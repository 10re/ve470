==> flow/design.v <==
`timescale 1ns/100ps
module mult_stage8(
					input clock, reset, start,
					input [63:0] product_in, mplier_in, mcand_in,
					output logic done,
					output logic [63:0] product_out, mplier_out, mcand_out
				);
	logic [63:0] prod_in_reg, partial_prod_reg;
	logic [63:0] partial_product, next_mplier, next_mcand;
	assign product_out = product_in + partial_product;
	assign partial_product = mplier_in[7:0] * mcand_in;
	assign next_mplier = mplier_in >> 8;
	assign next_mcand = {mcand_in[55:0],8'b0};
	always_ff @(posedge clock) begin
		prod_in_reg      <= #1 product_in;
		partial_prod_reg <= #1 partial_product;
		mplier_out       <= #1 next_mplier;
		mcand_out        <= #1 next_mcand;
	end
	always_ff @(posedge clock) begin
		if(reset)
			done <= #1 1'b0;
		else
			done <= #1 start;
	end
endmodule
module mult_stage4(
					input clock, reset, start,
					input [63:0] product_in, mplier_in, mcand_in,
					output logic done,
					output logic [63:0] product_out, mplier_out, mcand_out
				);
	logic [63:0] prod_in_reg, partial_prod_reg;
	logic [63:0] partial_product, next_mplier, next_mcand;
	assign product_out = product_in + partial_product;
	assign partial_product = mplier_in[15:0] * mcand_in;
	assign next_mplier = mplier_in >> 16;
	assign next_mcand = {mcand_in[47:0],16'b0};
	always_ff @(posedge clock) begin
		prod_in_reg      <= #1 product_in;
		partial_prod_reg <= #1 partial_product;
		mplier_out       <= #1 next_mplier;
		mcand_out        <= #1 next_mcand;
	end
	always_ff @(posedge clock) begin
		if(reset)
			done <= #1 1'b0;
		else
			done <= #1 start;
	end
endmodule
module mult_stage2(
					input clock, reset, start,
					input [63:0] product_in, mplier_in, mcand_in,
					output logic done,
					output logic [63:0] product_out, mplier_out, mcand_out
				);
	logic [63:0] prod_in_reg, partial_prod_reg;
	logic [63:0] partial_product, next_mplier, next_mcand;
	assign product_out = product_in + partial_product;
	assign partial_product = mplier_in[31:0] * mcand_in;
	assign next_mplier = mplier_in >> 32;
	assign next_mcand = {mcand_in[31:0],32'b0};
	always_ff @(posedge clock) begin
		prod_in_reg      <= #1 product_in;
		partial_prod_reg <= #1 partial_product;
		mplier_out       <= #1 next_mplier;
		mcand_out        <= #1 next_mcand;
	end
	always_ff @(posedge clock) begin
		if(reset)
			done <= #1 1'b0;
		else
			done <= #1 start;
	end
endmodule
**Tool chain data of mult_stage4**

What the tools print for mult_stage4, step after step.
Line numbers count from 1 in the design file above.
Cell names lack the library's common part.
Not given: -

- Top: mult_stage4
- Clock: clock
- Cell library: sky130hd
- Corner: tt_025C_1v80

**Elaborated design**

Counts by Yosys on the flattened word-level netlist (proc, flatten, opt, wreduce; memories kept). Register bits leave out memories and registers merged into their read ports (data or address); mux counts leave out enables and synchronous resets folded into registers. Print and check cells are left out. Cells with the same type and inputs are merged into one.

- Flip-flop bits (word level): 97
- Bits of input ports: 195
- Output and inout bits: 193
- Cells after elaboration: 5

- $add $sub $neg: 1
- Multipliers: 1

Operators by type and width:

| cell | count |
|---|---|
| 16-bit by 64-bit multiplier with 64-bit output | 1 |
| 64-bit adder | 1 |

**Logic depth**

Longest topological path by Yosys (ltp), each cell counted once; first at word level (registers and memories cut), then after technology mapping (sequential cells cut; the memories' decode and read muxes count).

- Depth after elaboration: 2
- ABC_AREA: 0
- Gate-level depth with buffers: 25
- Mapped depth without buffers: 23

**Mapped cells and area**

Yosys stat after the flow's synthesis: flattened, memories mapped to cells. It holds for the ABC_AREA given above (unset counts as 0); a run with the other value may have another netlist.
Totals and module areas in this step are rounded.

- Standard cells after synthesis: 3623
- Mapped area: 0.031 mm²
- Sequential area: 0.0019 mm²
- Flip-flop cells: 97
- Buffers: 207

Cell types:

| cell type | count | total area (µm²) |
|---|---|---|
| fa_1 | 814 | 1.63E+04 |
| inv_1 | 1042 | 3.91E+03 |
| nand2_1 | 690 | 2.59E+03 |
| dfxtp_1 | 97 | 1.94E+03 |
| and2_1 | 260 | 1626.56 |
| ha_1 | 100 | 1251.2 |
| clkbuf_1 | 158 | 593.069 |
| xnor2_1 | 66 | 578.054 |
| a21oi_1 | 68 | 340.326 |
| buf_4 | 32 | 240.23 |
| a21o_1 | 31 | 232.723 |
| o21ai_0 | 35 | 175.168 |
| xor2_1 | 19 | 166.41 |
| nor2_1 | 34 | 127.622 |
| o21a_1 | 14 | 105.101 |
| o211ai_1 | 11 | 82.579 |
| nand4_1 | 13 | 81.328 |
| nand3_1 | 15 | 75.072 |

Not listed: further types 44, cells in them 124.

**Timing after synthesis**

Path of least setup slack by OpenSTA after synthesis, without wires, with an ideal clock, recovery checks aside; 20% of the period is set as input and as output delay. Where synthesis merged equal registers, the netlist keeps one of their names.

- Kind: input -> output
- Start: input mplier_in[1]
- End: output (name not given)
- Clock period: 9700 ps
- Input delay: 1940 ps
- External output delay: 1940 ps
- Time at the first pin: 1940 ps
- Arrival: 7914 ps
- Data required time: 7760 ps
- Setup slack: -154 ps
- Delay of the path: 5974 ps
- Stages: 25
- Path buffers: 3
- Synthesis period reached: 9854 ps

"delay of the path" = arrival - input delay + setup time.
At an output port there is no setup time.
"stages" counts driving pins, that of a launching flip-flop among them; a cell with two outputs on the path counts twice.
"synthesis period reached" is the clock period less the worst setup slack; recovery checks do not enter. This is arithmetic on one report: input and output delays are still those of the set period (20% each).
The rows between start and end are the longest chain of elaborated cells between them; the timing report does not say that the signal goes this way. Where chains are equally long, one stands for them.
A line is the first line of the expression or statement that the cell stems from. Yosys adds cells for indexed reads and writes and turns some case tables into memories.

- Cell sequence: clkbuf_1 clkbuf_1 nand2_1 fa_1 inv_1 fa_1 inv_1 fa_1 inv_1 fa_1 fa_1 inv_1 fa_1 inv_1 ha_1 buf_6 a21o_1 a221o_1 a221o_1 a21oi_2 o21ai_2 nor4_2 o31ai_1 a21oi_1 xnor2_1
- Length of the longest elaborated chain: 2
- Elaborated cells on any way between the ends: 2
- Source lines of those cells: 2
- Classes of those cells: add/sub: 1; mul: 1

RTL lines, path post-synthesis:

| what | RTL line |
|---|---|
| start, declared | 29 |
| 16-bit by 64-bit multiplier with 64-bit output | 36 |
| 64-bit adder | 35 |
| end, declared | 31 |

**Worst path after layout**

Path of least setup slack in the final report of entry A (OpenROAD, finished layout, wires in). Where an end is a register, its clock arrival counts in the times.
The report prints the path's times to 10 ps; the period is as set.

- Kind: input -> output
- Start: input mplier_in[5]
- End: output (name not given)
- Clock period: 10600 ps
- Input delay: 2120 ps
- External output delay: 2120 ps
- Time at the first pin: 2120 ps
- Arrival: 9700 ps
- Data required time: 8480 ps
- Setup slack: -1220 ps
- Stages: 30
- Path buffers: 10

The rows between start and end are the longest chain of elaborated cells between them; the timing report does not say that the signal goes this way. Where chains are equally long, one stands for them.

- Cell sequence: buf_12 buf_12 buf_12 buf_8 buf_4 and2_4 fa_1 inv_2 fa_2 fa_1 inv_2 fa_2 fa_1 inv_2 fa_1 inv_2 ha_4 buf_4 a21oi_1 buf_4 nor2b_1 o21ai_1 o2111ai_4 nand3_2 buf_6 o22ai_4 buf_6 nor3_4 xnor2_1 buf_2
- Length of the longest elaborated chain: 2
- Elaborated cells on any way between the ends: 2
- Source lines of those cells: 2
- Classes of those cells: add/sub: 1; mul: 1

RTL lines, path post-layout:

| what | RTL line |
|---|---|
| start, declared | 29 |
| 16-bit by 64-bit multiplier with 64-bit output | 36 |
| 64-bit adder | 35 |
| end, declared | 31 |

Hand-over note for mult_stage4

Measured results for mult_stage4: 2 stored runs of the Yosys and OpenROAD flow on sky130hd. The settings differ; the order carries no meaning. The constraints put input and output delay at 20% of the set period each and load the outputs with 0.01 pF.
"reached clock period": clock period set for the run, less the worst setup slack. It is reckoned from that one timing run; input and output delays stay at 20% of the period that was set.
The results are shown rounded.

### Entry A

==> flow/run.sh <==
#!/bin/bash
# the make line also repeats the synthesis and layout settings of config.mk as NAME=value (left out here)
make -C /OpenROAD-flow-scripts/flow DESIGN_CONFIG=/design/flow/config.mk WORK_HOME=/design/flow/orfs CLKGATE_MAP_FILE= finish
==> flow/config.mk <==
export PLATFORM = sky130hd
export DESIGN_NAME = mult_stage4
export DESIGN_NICKNAME = mult_stage4
export VERILOG_FILES = /design/flow/design.v
export SDC_FILE = /design/flow/constraint.sdc
export NUM_CORES = 4
export LEC_CHECK = 0
export CAP_MARGIN = 20
export CORE_MARGIN = 2
export CORE_UTILIZATION = 62
export CTS_CLUSTER_SIZE = 27
export MIN_ROUTING_LAYER = met1
export PLACE_DENSITY = 0.43
export SETUP_SLACK_MARGIN = 1.23
export SLEW_MARGIN = 20
export TNS_END_PERCENT = 25
==> flow/constraint.sdc <==
create_clock -name core_clock -period 10.6 [get_ports {clock}]
set_input_delay 2.1200 -clock core_clock [delete_from_list [all_inputs] [get_ports {clock}]]
set_output_delay 2.1200 -clock core_clock [all_outputs]
set_load 0.01 [all_outputs]

Results of entry A:
- Standard-cell area of the final layout: 0.043 mm²
- Worst setup slack after layout: -1200 ps
- Total die area: 0.052 mm²
- Lowest hold slack: 1900 ps
- Reached clock period: 11818 ps
- Final utilization: 0.87
- Synthesized cell area: 0.031 mm²

### Entry B

==> flow/run.sh <==
#!/bin/bash
# the make line also repeats the synthesis and layout settings of config.mk as NAME=value (left out here)
make -C /OpenROAD-flow-scripts/flow DESIGN_CONFIG=/design/flow/config.mk WORK_HOME=/design/flow/orfs CLKGATE_MAP_FILE= finish
==> flow/config.mk <==
export PLATFORM = sky130hd
export DESIGN_NAME = mult_stage4
export DESIGN_NICKNAME = mult_stage4
export VERILOG_FILES = /design/flow/design.v
export SDC_FILE = /design/flow/constraint.sdc
export NUM_CORES = 4
export LEC_CHECK = 0
export ABC_AREA = 1
export CAP_MARGIN = 35
export CELL_PAD_IN_SITES_GLOBAL_PLACEMENT = 2
export CORE_MARGIN = 10
export CORE_UTILIZATION = 58
export CTS_CLUSTER_SIZE = 67
export GPL_ROUTABILITY_DRIVEN = 0
export GPL_TIMING_DRIVEN = 1
export PLACE_DENSITY_LB_ADDON = 0.23
export SETUP_SLACK_MARGIN = 1.61
export SLEW_MARGIN = 20
==> flow/constraint.sdc <==
create_clock -name core_clock -period 14.2 [get_ports {clock}]
set_input_delay 2.8400 -clock core_clock [delete_from_list [all_inputs] [get_ports {clock}]]
set_output_delay 2.8400 -clock core_clock [all_outputs]
set_load 0.01 [all_outputs]

Outcome of entry B: incomplete, placement halted on FLW-0024

End of note.
